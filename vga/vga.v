==> flow/design.v <==
module vga (
    input   wire        clk,         
    input   wire        rst,
    input   wire        enable,
    input   wire        clear,
    input   wire [0:47] pixels,
    output  reg  [0:10] hcnt,
    output  reg  [0:9]  vcnt,
    output  reg         vga_HS,
    output  reg         vga_VS,
    output  reg         vga_R,
    output  reg         vga_G,
    output  reg         vga_B
);
localparam VGA_TSYNC_H  = 1600;
localparam VGA_TDISP_H  = 1568;
localparam VGA_TPULSE_H = 192;
localparam VGA_TFP_H    = 224;
localparam VGA_TSYNC_V  = 521;
localparam VGA_TDISP_V  = 492;
localparam VGA_TPULSE_V = 2;
localparam VGA_TFP_V    = 12;
reg  [0:47] buffer;
reg  [0:10] __hcnt, hcnt_n;
reg  [0:9]  __vcnt, vcnt_n;
reg  [0:47] buffer_n;
reg         vga_HS_n;
reg         vga_VS_n;
reg         vga_R_n;
reg         vga_G_n;
reg         vga_B_n;
always @( posedge clk ) begin
    if (rst) begin
        __hcnt      <= 11'd0;
        __vcnt      <= 10'd0;
        hcnt        <= 11'd0;
        vcnt        <= 10'd0;
        buffer      <= 48'd0;
        vga_HS      <= 1'b0;
        vga_VS      <= 1'b0;
        vga_R       <= 1'b0;
        vga_G       <= 1'b0;
        vga_B       <= 1'b0;
    end
    else if (!enable) begin
        __hcnt      <= 11'd0;
        __vcnt      <= 10'd0;
        hcnt        <= 11'd0;
        vcnt        <= 10'd0;
        buffer      <= 48'd0;
        vga_HS      <= 1'b1;
        vga_VS      <= 1'b1;
        vga_R       <= 1'b0;
        vga_G       <= 1'b0;
        vga_B       <= 1'b0;
    end
    else begin
        __hcnt      <= hcnt_n;
        __vcnt      <= vcnt_n;
        hcnt        <= hcnt_n;
        vcnt        <= vcnt_n;
        buffer      <= buffer_n;
        vga_HS      <= vga_HS_n;
        vga_VS      <= vga_VS_n;
        vga_R       <= (clear) ? 1'b0 : vga_R_n;
        vga_G       <= (clear) ? 1'b0 : vga_G_n;
        vga_B       <= (clear) ? 1'b0 : vga_B_n;
    end
end
always @* begin
    hcnt_n     = hcnt;
    vcnt_n     = vcnt;
    vga_HS_n = ( hcnt < VGA_TPULSE_H ) ? 1'b0 : 1'b1;    
    vga_VS_n = ( vcnt < VGA_TPULSE_H ) ? 1'b0 : 1'b1;    
    if ( hcnt < VGA_TSYNC_H ) begin
        hcnt_n = hcnt + 10'd1;
    end
    else begin
        hcnt_n = 10'd0;
        vcnt_n = ( vcnt < VGA_TSYNC_V ) ? vcnt + 10'd1 : 10'd0;
    end
    if ( __hcnt >= VGA_TFP_H && __hcnt < VGA_TDISP_H && 
         __vcnt >= VGA_TFP_V && __vcnt < VGA_TDISP_V ) begin
        if ( __hcnt[10] == 1'b1 ) begin
               vga_R_n = vga_R;
               vga_G_n = vga_G;
               vga_B_n = vga_B;
        end
        else begin
               vga_R_n = buffer[45];
               vga_G_n = buffer[46];
               vga_B_n = buffer[47];
        end
    end
    else begin
        vga_R_n = 1'b0;
        vga_G_n = 1'b0;
        vga_B_n = 1'b0;
    end
    if ( hcnt[6:10] == 5'h1E ) begin
        buffer_n = pixels;
    end
    else if ( hcnt >= VGA_TFP_H && hcnt < VGA_TDISP_H && 
              vcnt >= VGA_TFP_V && vcnt < VGA_TDISP_V &&
                  hcnt[10] == 1'b0) begin
        buffer_n = buffer >> 3;  
    end
    else begin
        buffer_n = buffer;   
    end
end
endmodule
# Step by step through the tools: vga
# What the tools print for vga, step after step.
# Line numbers count from 1 in the design file above.
# Library cell names are shortened.
# Not given: --
# design
top_module	vga
clk_port	clk
cell_library	sky130hd
corner	tt_025C_1v80

# After elaboration
# Counts by Yosys on the flattened word-level netlist (proc, flatten, opt, wreduce; memories kept). Register bits leave out memories and registers merged into their read ports (data or address). Print and check cells are left out. Cells with the same type and inputs are merged into one.
# op_classes
reduce_and_logical	8
mux	7
div_mod_pow	0
multipliers	0
n_addsub	2
compare	8
equal	1
n_logic	4
shift	0
# ops
cell	count
48-bit 2-to-1 mux	2
11-bit < comparator (second input constant)	2
11-bit by 1-bit adder with 11-bit output (second input constant)	1
11-bit by 8-bit >= comparator with 1-bit output (second input constant)	1
11-bit by 8-bit < comparator with 1-bit output (second input constant)	1
10-bit by 1-bit adder with 10-bit output (second input constant)	1
10-bit < comparator (second input constant)	1
10-bit by 4-bit >= comparator with 1-bit output (second input constant)	1
10-bit by 8-bit < comparator with 1-bit output (second input constant)	1
10-bit by 9-bit < comparator with 1-bit output (second input constant)	1
10-bit 2-to-1 mux	1
5-bit equality test (second input constant)	1
1-bit logical AND	4
1-bit inverter	4
4-bit OR reduction	1
1-bit 2-to-1 mux	4
3-bit OR reduction	1
2-bit nonzero test	1
2-bit OR reduction	1
# bits
n_memories	0
latchBits	0
clocked_rd_ports_x_width	0
out_inout_bits	26
reg_bits	74
ram_bits	0
romBits	0
wordCells	38
in_bits	52

# Depth
# Longest topological path by Yosys (ltp), each cell counted once; first at word level (registers and memories cut), then after technology mapping (sequential cells cut; the memories' decode and read muxes count).
# depth
word_depth	7
ABC_AREA	0
depth_mapped	8

# Netlist
# Source: synth_stat.txt of the flow (Yosys; design flattened, memories mapped). It holds for the ABC_AREA given above (unset counts as 0); a run with the other value may have another netlist.
# mapped
buffers	27
mapped_area_um2	3268.1
cell_count	404
sequential_area_um2	1481.4
ffs	74
# by_type
cell_type	count	area_total_um2
dfxtp_1	74	1.48E+03
a21oi_1	99	495.475
o21ai_0	46	230.221
nand2_1	61	228.97
nor2_1	26	97.594
xor2_1	10	87.584
buf_6	7	78.826
ha_1	6	75.072
nand3_1	13	65.062
clkbuf_1	17	63.811
and3_1	5	31.28
mux2i_1	3	30.029
o311ai_4	1	26.275
or3_1	4	25.024
mux2i_4	1	22.522
or4_4	2	22.522
nor4_4	1	21.27
a31oi_1	3	18.768
# Not listed: further types 17, cells in them 25.

# Path before layout
# Path of least setup slack by OpenSTA after synthesis, without wires, with an ideal clock, recovery checks aside; 20% of the period is set as input and as output delay. Where synthesis merged equal registers, the netlist keeps one of their names.
# synth_path
path_type	register -> register
startpoint	register hcnt[2]
endpoint	register buffer[10]
n_path_buf	3
required_ns	3.451
arrival_ns	1.828
path_delay_ns	1.947
setup_ns	0.119
period_ns	3.57
stages	9
slack_ns	1.623
period_less_setup_slack_ns	1.947
# "path_delay_ns" is the arrival time less input delay plus setup time.
# "stages" counts driving pins, that of a launching flip-flop among them; a cell with two outputs on the path counts twice.
# "period_less_setup_slack_ns" is the clock period less the worst setup slack; recovery checks do not enter. This is arithmetic on one report: input and output delays are still those of the set period (20% each).
# The rows between start and end are the longest chain of elaborated cells between them; the timing report does not say that the signal goes this way. Where chains are equally long, one stands for them.
# A line is the first line of the expression or statement that the cell stems from. Yosys adds cells for indexed reads and writes and turns some case tables into memories.
# A register here has more assigning lines than the two given.
# synth_via
path_cell_list	dfxtp_1 -> buf_2 -> o311ai_4 -> o41ai_2 -> or4_4 -> buf_6 -> buf_6 -> nand2_1 -> a21oi_1
elab_chain_len	7
cells_between	9
cone_classes	compare: 2; mux: 2; reduce/logical: 5
# synth_rtl
element	line_no	text
from (decl)	7	output  reg  [0:10] hcnt,
from (assign)	36	hcnt        <= 11'd0;
from (assign)	60	hcnt        <= hcnt_n;
11-bit by 8-bit >= comparator with 1-bit output	103	else if ( hcnt >= VGA_TFP_H && hcnt < VGA_TDISP_H &&
1-bit logical AND (4 in a row)	103
48-bit 2-to-1 mux	103
48-bit 2-to-1 mux	100	if ( hcnt[6:10] == 5'h1E ) begin
to (assign)	50	buffer      <= 48'd0;
to (assign)	62	buffer      <= buffer_n;
to (decl)	23	reg  [0:47] buffer;

# Worst path after layout
# Path of least setup slack in the final report of run 1 (OpenROAD, finished layout, wires in). Where an end is a register, its clock arrival counts in the times.
# layout_path
path_type	register -> register
startpoint	register hcnt[10]
endpoint	register buffer[15]
arrival_ns	2.44
slack_ns	-0.07
setup_ns	0.13
required_ns	2.37
n_path_buf	3
period_ns	2.15
stages	9
# The rows between start and end are the longest chain of elaborated cells between them; the timing report does not say that the signal goes this way. Where chains are equally long, one stands for them.
# A register here has more assigning lines than the two given.
# layout_via
path_cell_list	dfxtp_1 -> buf_6 -> inv_1 -> ha_1 -> and2_1 -> clkbuf_4 -> clkbuf_4 -> a21oi_1 -> a21oi_1
elab_chain_len	7
cells_between	11
cone_classes	compare: 2; eq/ne: 1; mux: 2; logic: 1; reduce/logical: 5
# layout_rtl
element	line_no	text
from (decl)	7	output  reg  [0:10] hcnt,
from (assign)	36	hcnt        <= 11'd0;
from (assign)	60	hcnt        <= hcnt_n;
11-bit by 8-bit >= comparator with 1-bit output	103	else if ( hcnt >= VGA_TFP_H && hcnt < VGA_TDISP_H &&
1-bit logical AND (4 in a row)	103
48-bit 2-to-1 mux	103
48-bit 2-to-1 mux	100	if ( hcnt[6:10] == 5'h1E ) begin
to (assign)	50	buffer      <= 48'd0;
to (assign)	62	buffer      <= buffer_n;
to (decl)	23	reg  [0:47] buffer;

# Settings and measured results of 2 stored flow runs for module vga (sky130hd), not sorted in any way. The constraints put input and output delay at 20% of the set period each and load the outputs with 0.01 pF.
# By "period_reached_ns" is meant the clock period of the run minus its worst setup slack. This is arithmetic on one report: input and output delays are still those of the set period (20% each).
# "worst_setup_path_time_ns" means the part of the period allowed to the worst setup path (the constraints hold back 20% at inputs and 20% at outputs) less its slack; where the path has registers, the arrival times of their clocks count too.
# By "power_uw" is meant OpenSTA's value without simulated activity: inputs other than the clock are taken to toggle once in ten clock periods, and the tool carries that through the logic.
# Among the settings, n/a means not set for that run.
stored run	period_ns	CORE_UTILIZATION	PLACE_DENSITY	HOLD_SLACK_MARGIN	CORE_ASPECT_RATIO	CELL_PAD_IN_SITES_DETAIL_PLACEMENT	TNS_END_PERCENT	GPL_TIMING_DRIVEN	CTS_CLUSTER_SIZE	CAP_MARGIN	CORE_MARGIN	SLEW_MARGIN	SETUP_SLACK_MARGIN	PLACE_DENSITY_LB_ADDON	GPL_ROUTABILITY_DRIVEN	MAX_ROUTING_LAYER	final_setup_ws_ns	setupTns_ns	worst_setup_path_time_ns	timing.worst_path_kind	holdWs_ns	synthArea_um2	final_stdcell_area_um2	utilization_pct	period_reached_ns	power_uw	die_footprint_um2
run 1	2.15	31	0.73	0.1	0.68	2	70	0	100	40	2	20	n/a	n/a	n/a	n/a	-0.067	-0.187	2.22	register -> register	0.471	3268.1	4636.9	45.8	2.217	3161	11395.0
run 2	3.52	35	n/a	n/a	1.08	0	n/a	n/a	n/a	20	4	20	1.02	0.08	0	met4	1.219	0.000	1.60	register -> output	0.452	3268.1	4245.3	46.9	2.301	1601	10948.8
