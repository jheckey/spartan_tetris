==> flow/design.v <==
module siggen (
    input   wire        clk,         
    input   wire        rst,
    input   wire [0:10] hcnt,
    input   wire [0:9]  vcnt,
    output  reg  [0:47] pixels
);
localparam XOFFSET = 221;		 
localparam YOFFSET = 12;	 
wire    [0:10]  offset_x = hcnt - XOFFSET;		 
wire    [0:9]   offset_y = vcnt - YOFFSET;		 
wire    [0:5]   tile_x 	 = offset_x[0:5];
wire    [0:5]   tile_y 	 = offset_y[0:5];
reg     [0:47]  pixels_n;
always @( posedge clk ) begin
    if ( rst ) begin
        pixels  <= 48'd0;
    end
    else begin
        pixels  <= pixels_n;
    end
end
always @* begin
    pixels_n = {8{{tile_x[3:5],tile_y[3:5]}}};
end
endmodule
[From RTL to reports: siggen]
The steps from the RTL of siggen to its reports follow in flow order.
Lines are those of the file above, counted from 1.
Library cell names are shortened.
Not given: n/a
Inputs
  design top: siggen
  clock port: clk
  cell library: sky130hd
  library corner: tt_025C_1v80

[Word-level counts]
Source: Yosys, flattened and elaborated, memories not mapped. Widths are those after wreduce; folded enables and synchronous resets count as part of the registers. Registers that Yosys merges into a memory's read port (data or address) are not register bits. Print and check cells do not count. Equal cells are merged and count once.
Word-level totals
  cells after elaboration: 3
  output and inout bits: 48
  register bits after elaboration: 48
  input port bits: 23
Operators by class
  add/sub/neg operators: 2
Operators with widths (count)
  8-bit subtractor (second input constant): 1
  7-bit by 4-bit subtractor with 7-bit output (second input constant): 1

[Longest topological paths]
Yosys ltp: most cells in a row. Word level: on the elaborated netlist, between registers, memories and ports. Mapped: between sequential cells and ports; inverters and the memories' decode and read muxes count.
Logic depth
  depth in word-level cells: 1
  ABC_AREA: 0
  mapped depth: 3
  gate-level depth less buffers: 3

[Synthesis result]
Source: synth_stat.txt of the flow (Yosys; design flattened, memories mapped). It holds for the ABC_AREA given above (unset counts as 0); a run with the other value may have another netlist.
The area totals of this step are shown rounded.
Mapped netlist
  buffer cells: 42
  area of sequential cells: 120 um^2
  flip-flop cells: 6
  cell count: 67
  cell area after synthesis: 582 um^2
Cells by type
  buf_4: count 42, area in all 315.302 um^2
  dfxtp_1: count 6, area in all 120.115 um^2
  nor2_1: count 7, area in all 26.275 um^2
  o2111ai_4: count 1, area in all 26.275 um^2
  xnor2_1: count 3, area in all 26.275 um^2
  mux2_4: count 1, area in all 15.014 um^2
  a211oi_2: count 1, area in all 12.512 um^2
  a21boi_2: count 1, area in all 11.261 um^2
  a211oi_1: count 1, area in all 7.507 um^2
  and3_1: count 1, area in all 6.256 um^2
  nor2b_1: count 1, area in all 6.256 um^2
  a21oi_1: count 1, area in all 5.005 um^2
  inv_1: count 1, area in all 3.754 um^2

[Worst setup path after synthesis]
Path of least setup slack by OpenSTA after synthesis, without wires, with an ideal clock, recovery checks aside; 20% of the period is set as input and as output delay. Where synthesis merged equal registers, the netlist keeps one of their names.
Path post-synthesis
  path type: input-to-reg
  from: in hcnt[9]
  to: reg pixels[6]
  path delay: 0.742 ns
  data required time: 1.769 ns
  input delay: 0.378 ns
  clock period: 1.89 ns
  setup time: 0.121 ns
  buffers on the path: 0
  launch time at the first pin: 0.378 ns
  setup slack: 0.770 ns
  arrival: 0.999 ns
  driving pins on the path: 3
  period reached after synthesis: 1.12 ns
"path delay" is the arrival time less input delay plus setup time.
"driving pins on the path": output pins that drive a net of the path, with the launching flip-flop's if there is one; two outputs of one cell count as two.
"period reached after synthesis" is the clock period less the worst setup slack; recovery checks do not enter. This is arithmetic on one report: input and output delays are still those of the set period (20% each).
The rows between start and end are the longest chain of elaborated cells between them; the timing report does not say that the signal goes this way. Where chains are equally long, one stands for them.
Each line given opens the expression or statement behind the cell; cells for indexed reads and writes are added by Yosys, which also makes memories of some case tables.
On the way, post-synthesis
  path through: o2111ai_4 > a21boi_2 > mux2_4
  cells in the longest elaborated chain: 1
  elaborated cells between the ends (all ways): 1
  source lines of those cells: 1
  classes of those cells: add/sub: 1
RTL lines, path post-synthesis
  from (decl): line 4  | input   wire [0:10] hcnt,
  8-bit subtractor: line 10  | wire [0:10] offset_x = hcnt - XOFFSET;
  to (assign): line 17  | pixels  <= 48'd0;
  to (assign): line 20  | pixels  <= pixels_n;
  to (decl): line 6  | output  reg  [0:47] pixels

--- runs ---
module siggen, platform sky130hd, 2 stored runs of the flow under differing settings, order arbitrary. Input and output delays are each 20% of the period that was set; the output load is 0.01 pF.

Run 1
==> flow/run.sh <==
#!/bin/bash
# the make line also repeats the synthesis and layout settings of config.mk as NAME=value (left out here)
make -C /OpenROAD-flow-scripts/flow DESIGN_CONFIG=/design/flow/config.mk WORK_HOME=/design/flow/orfs CLKGATE_MAP_FILE= finish
==> flow/config.mk <==
export PLATFORM = sky130hd
export DESIGN_NAME = siggen
export DESIGN_NICKNAME = siggen
export VERILOG_FILES = /design/flow/design.v
export SDC_FILE = /design/flow/constraint.sdc
export NUM_CORES = 4
export LEC_CHECK = 0
export ABC_AREA = 0
export CAP_MARGIN = 10
export CELL_PAD_IN_SITES_GLOBAL_PLACEMENT = 1
export CORE_MARGIN = 2
export CORE_UTILIZATION = 54
export CTS_CLUSTER_DIAMETER = 36
export GPL_TIMING_DRIVEN = 1
export MIN_ROUTING_LAYER = met2
export PLACE_DENSITY_LB_ADDON = 0.22
export SETUP_SLACK_MARGIN = -0.04
export SLEW_MARGIN = 20
export TNS_END_PERCENT = 85
==> flow/constraint.sdc <==
create_clock -name core_clock -period 0.808 [get_ports {clk}]
set_input_delay 0.1616 -clock core_clock [delete_from_list [all_inputs] [get_ports {clk}]]
set_output_delay 0.1616 -clock core_clock [all_outputs]
set_load 0.01 [all_outputs]

==> results of run 1 <==
did not finish, placement stopped with FLW-0024

Run 2
==> flow/run.sh <==
#!/bin/bash
# the make line also repeats the synthesis and layout settings of config.mk as NAME=value (left out here)
make -C /OpenROAD-flow-scripts/flow DESIGN_CONFIG=/design/flow/config.mk WORK_HOME=/design/flow/orfs CLKGATE_MAP_FILE= finish
==> flow/config.mk <==
export PLATFORM = sky130hd
export DESIGN_NAME = siggen
export DESIGN_NICKNAME = siggen
export VERILOG_FILES = /design/flow/design.v
export SDC_FILE = /design/flow/constraint.sdc
export NUM_CORES = 4
export LEC_CHECK = 0
export CAP_MARGIN = 20
export CORE_MARGIN = 2
export CORE_UTILIZATION = 65
export GPL_ROUTABILITY_DRIVEN = 0
export MIN_ROUTING_LAYER = met1
export PLACE_DENSITY = 0.63
export SETUP_SLACK_MARGIN = -0.11
export SLEW_MARGIN = 20
==> flow/constraint.sdc <==
create_clock -name core_clock -period 1.25 [get_ports {clk}]
set_input_delay 0.2500 -clock core_clock [delete_from_list [all_inputs] [get_ports {clk}]]
set_output_delay 0.2500 -clock core_clock [all_outputs]
set_load 0.01 [all_outputs]

==> results of run 2 <==
did not finish, floorplanning stopped with PDN-0185
--- end ---
